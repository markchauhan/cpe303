==> flow/design.v <==
module mac(input signed [3:0] IN, input signed [3:0] W, input clk, input rstb, output reg signed [11:0] OUT);
    reg signed [11:0] A;
    reg signed [11:0] B;
    reg [3:0] cycle_count;
    always @(posedge clk or negedge rstb) begin
        if (!rstb) begin
            A <= 0;
            B <= 0;
            cycle_count <= 0;
            OUT <= 0;
        end else begin
            if (cycle_count < 9) begin
                if (IN != 0 || W != 0) begin
                    B <= B + (IN * W);
                end
                cycle_count <= cycle_count + 1;
            end else begin
                A <= B;
                B <= (IN * W);
                cycle_count <= 1;
            end
            OUT <= A + B;
        end
    end
endmodule
---- Tool chain data of mac ----
What the tools print for mac, step after step.
Lines are those of the file above, counted from 1.
Not given: n/a
set-up
  top ..................................... mac
  clock ................................... clk
  standard-cell library ................... sky130hd
  corner .................................. tt_025C_1v80

---- Word level ----
Counts by Yosys on the flattened word-level netlist (proc, flatten, opt, wreduce; memories kept). Register bits leave out memories and registers merged into their read ports (data or address). Print and check cells are left out. Cells with the same type and inputs are merged into one.
word-level totals
  register bits after elaboration ......... 40
  input bits .............................. 10
  output and inout bits ................... 12
  elaborated cells ........................ 16
cells by class
  add/sub/neg operators ................... 3
  $mul .................................... 1
  $lt $le $gt $ge ......................... 1
  equality and inequality tests ........... 1
  multiplexer cells ....................... 3
  reduce/logical cells .................... 3
operators with widths
  cell                                                      count
  4-bit by 4-bit multiplier with 8-bit output               1
  12-bit adder                                              2
  12-bit 2-to-1 mux                                         2
  4-bit nonzero test                                        2
  4-bit by 1-bit adder with 4-bit output with constant B    1
  4-bit < comparator with constant B                        1
  4-bit 2-to-1 mux                                          1
  2-bit by 1-bit != test with 1-bit output with constant B  1
  1-bit logical OR                                          1

---- Longest topological paths ----
Depth = most cells in a row (Yosys ltp): at word level without a register or memory, in the mapped netlist without a sequential cell, where the memories' decode and read muxes count.
depth
  depth in word-level cells ............... 4
  ABC_AREA ................................ 0
  gate-level depth with buffers ........... 19
  gate-level depth less buffers ........... 19

---- After synthesis ----
Source: synth_stat.txt of the flow (Yosys; design flattened, memories mapped). It holds for the ABC_AREA given above (unset counts as 0); a run with the other value may have another netlist.
Totals and module areas in this step are rounded.
mapped netlist
  cell count .............................. 319
  chip area (Yosys) ....................... 0.00301 mm2
  area of sequential cells ................ 0.001 mm2
  flip-flop cells ......................... 40
  buffer cells ............................ 7
cell types
  cell                       count  area in all (um2)
  sky130_fd_sc_hd__dfrtp_1   40     1000.96
  sky130_fd_sc_hd__ha_1      38     475.456
  sky130_fd_sc_hd__fa_1      11     220.211
  sky130_fd_sc_hd__nand2_1   55     206.448
  sky130_fd_sc_hd__xnor2_1   15     131.376
  sky130_fd_sc_hd__a21oi_1   23     115.11
  sky130_fd_sc_hd__a21o_1    13     97.594
  sky130_fd_sc_hd__and2_1    12     75.072
  sky130_fd_sc_hd__o21ai_0   13     65.062
  sky130_fd_sc_hd__inv_1     15     56.304
  sky130_fd_sc_hd__nor2_1    13     48.797
  sky130_fd_sc_hd__xor2_1    5      43.792
  sky130_fd_sc_hd__mux2i_1   4      40.038
  sky130_fd_sc_hd__o211ai_1  5      37.536
  sky130_fd_sc_hd__nand3_1   7      35.034
  sky130_fd_sc_hd__nor3_1    6      30.029
  sky130_fd_sc_hd__clkbuf_1  7      26.275
  sky130_fd_sc_hd__nor2b_1   4      25.024
Not listed: further types 24, cells in them 33.

---- Timing after synthesis ----
OpenSTA on the mapped netlist: ideal clock, no wires. The path of least setup slack (recovery checks aside). Input and output delay are each 20% of the period. Register names are those of the netlist, which keeps one name where synthesis merged equal registers.
path after synthesis
  kind .................................... input to register
  start ................................... input port IN[0]
  end ..................................... register B[11]
  clock period ............................ 7970 ps
  input delay ............................. 1594 ps
  setup time .............................. 67 ps
  time at the first pin ................... 1594 ps
  arrival time ............................ 6221 ps
  path slack .............................. 1682 ps
  delay of the path ....................... 4694 ps
  driving pins on the path ................ 18
  buffers on the path ..................... 0
  synthesis period reached ................ 6288 ps
"delay of the path" = arrival - input delay + setup time.
"driving pins on the path": output pins that drive a net of the path, with the launching flip-flop's if there is one; two outputs of one cell count as two.
"synthesis period reached" = period - worst setup slack (recovery checks aside). The figure is calculated, with input and output delays left at 20% of the set period.
The rows between start and end are the longest chain of elaborated cells between them; the timing report does not say that the signal goes this way. Where chains are equally long, one stands for them.
A line is the first line of the expression or statement that the cell stems from. Yosys adds cells for indexed reads and writes and turns some case tables into memories.
A register here has more assigning lines than the two given.
on the way, after synthesis
  cell sequence ........................... sky130_fd_sc_hd__nand2b_1 -> sky130_fd_sc_hd__fa_1 -> sky130_fd_sc_hd__fa_1 -> sky130_fd_sc_hd__inv_1 -> sky130_fd_sc_hd__fa_1 -> sky130_fd_sc_hd__ha_1 -> sky130_fd_sc_hd__fa_1 -> sky130_fd_sc_hd__a21o_1 -> sky130_fd_sc_hd__a21oi_2 -> sky130_fd_sc_hd__xnor3_1 -> sky130_fd_sc_hd__inv_1 -> sky130_fd_sc_hd__ha_1 -> sky130_fd_sc_hd__a21o_1 -> sky130_fd_sc_hd__a21o_1 -> sky130_fd_sc_hd__a21o_1 -> sky130_fd_sc_hd__or3_1 -> sky130_fd_sc_hd__a211oi_2 -> sky130_fd_sc_hd__a311o_1
  length of the longest elaborated chain .. 4
RTL lines, path after synthesis
  item                                         RTL line  RTL
  start, declared                              1         module mac(input signed [3:0] IN, input signed [3:0] W, input clk, input rstb, output reg signed [11:0] OUT);
  4-bit by 4-bit multiplier with 8-bit output  14        B <= B + (IN * W);
  12-bit adder                                 14
  12-bit 2-to-1 mux                            13        if (IN != 0 || W != 0) begin
  12-bit 2-to-1 mux                            12        if (cycle_count < 9) begin
  end, assigned                                14
  end, assigned                                19        B <= (IN * W);
  end, declared                                3         reg signed [11:0] B;

---- Timing after layout ----
From the final timing report of entry B: the path of least setup slack in the routed layout; clock arrival at registers is part of the times.
The report prints the path's times to 10 ps; the period is as set.
path post-layout
  kind .................................... input to register
  start ................................... input port IN[3]
  end ..................................... register B[11]
  clock period ............................ 5400 ps
  input delay ............................. 1080 ps
  setup time .............................. 60 ps
  time at the first pin ................... 1080 ps
  arrival time ............................ 5610 ps
  path slack .............................. 20 ps
  driving pins on the path ................ 17
  buffers on the path ..................... 1
The rows between start and end are the longest chain of elaborated cells between them; the timing report does not say that the signal goes this way. Where chains are equally long, one stands for them.
A register here has more assigning lines than the two given.
on the way, post-layout
  cell sequence ........................... sky130_fd_sc_hd__clkdlybuf4s50_1 -> sky130_fd_sc_hd__and2_4 -> sky130_fd_sc_hd__fa_1 -> sky130_fd_sc_hd__fa_1 -> sky130_fd_sc_hd__ha_4 -> sky130_fd_sc_hd__fa_2 -> sky130_fd_sc_hd__a21o_1 -> sky130_fd_sc_hd__a21oi_2 -> sky130_fd_sc_hd__xnor3_1 -> sky130_fd_sc_hd__inv_2 -> sky130_fd_sc_hd__ha_4 -> sky130_fd_sc_hd__a21o_1 -> sky130_fd_sc_hd__a21o_1 -> sky130_fd_sc_hd__a21o_1 -> sky130_fd_sc_hd__or3_4 -> sky130_fd_sc_hd__a211oi_2 -> sky130_fd_sc_hd__a311o_1
  length of the longest elaborated chain .. 4
RTL lines, path post-layout
  item                                         RTL line  RTL
  start, declared                              1         module mac(input signed [3:0] IN, input signed [3:0] W, input clk, input rstb, output reg signed [11:0] OUT);
  4-bit by 4-bit multiplier with 8-bit output  14        B <= B + (IN * W);
  12-bit adder                                 14
  12-bit 2-to-1 mux                            13        if (IN != 0 || W != 0) begin
  12-bit 2-to-1 mux                            12        if (cycle_count < 9) begin
  end, assigned                                14
  end, assigned                                19        B <= (IN * W);
  end, declared                                3         reg signed [11:0] B;

Subject: mac on sky130hd, stored results

Hello all,

Flow measurements of mac on sky130hd: 2 stored runs with different settings, listed in no order. Input and output delays are each 20% of the period that was set; the output load is 0.01 pF.
"clock period achieved" = clock period - worst setup slack. The figure is calculated, with input and output delays left at 20% of the set period.
"time of the worst setup path" = time allowed to the worst setup path (clock period - input delay - output delay, where it has them) - its slack; a late launch clock adds to it, a late capture clock takes from it.
By "overall power" is meant OpenSTA's value without simulated activity: inputs other than the clock are taken to toggle once in ten clock periods, and the tool carries that through the logic.
"time of the worst setup path" is given in steps of 10 ps.
Results are given in rounded form.

---- entry A ----
settings
  period_ns = 12.3
  CORE_UTILIZATION = 63
  PLACE_DENSITY_LB_ADDON = 0.15
  CORE_ASPECT_RATIO = 1.43
  CELL_PAD_IN_SITES_DETAIL_PLACEMENT = 2
  CAP_MARGIN = 15
  SLEW_MARGIN = 25
  MIN_ROUTING_LAYER = met1
  MAX_ROUTING_LAYER = met5
  CORE_MARGIN = 2
results
  incomplete, placement halted on DPL-0033

---- entry B ----
settings
  period_ns = 5.4
  CORE_UTILIZATION = 66
  SETUP_SLACK_MARGIN = 0.08
  PLACE_DENSITY_LB_ADDON = 0.08
  CORE_MARGIN = 9
  GPL_TIMING_DRIVEN = 1
  CTS_CLUSTER_SIZE = 67
  CAP_MARGIN = 5
  MIN_ROUTING_LAYER = met1
  MAX_ROUTING_LAYER = met5
  SLEW_MARGIN = 20
results
  setup TNS ............................... 0 ps
  die size ................................ 0.00732 mm2
  clock period achieved ................... 5376 ps
  post-route utilization .................. 84.7%
  overall power ........................... 2620 µW
  time of the worst setup path ............ 4300 ps
  type of the worst setup path ............ input to register
  smallest setup slack .................... 24 ps
  cell area after synthesis ............... 0.00301 mm2
  standard-cell area after layout ......... 0.00371 mm2

Thanks
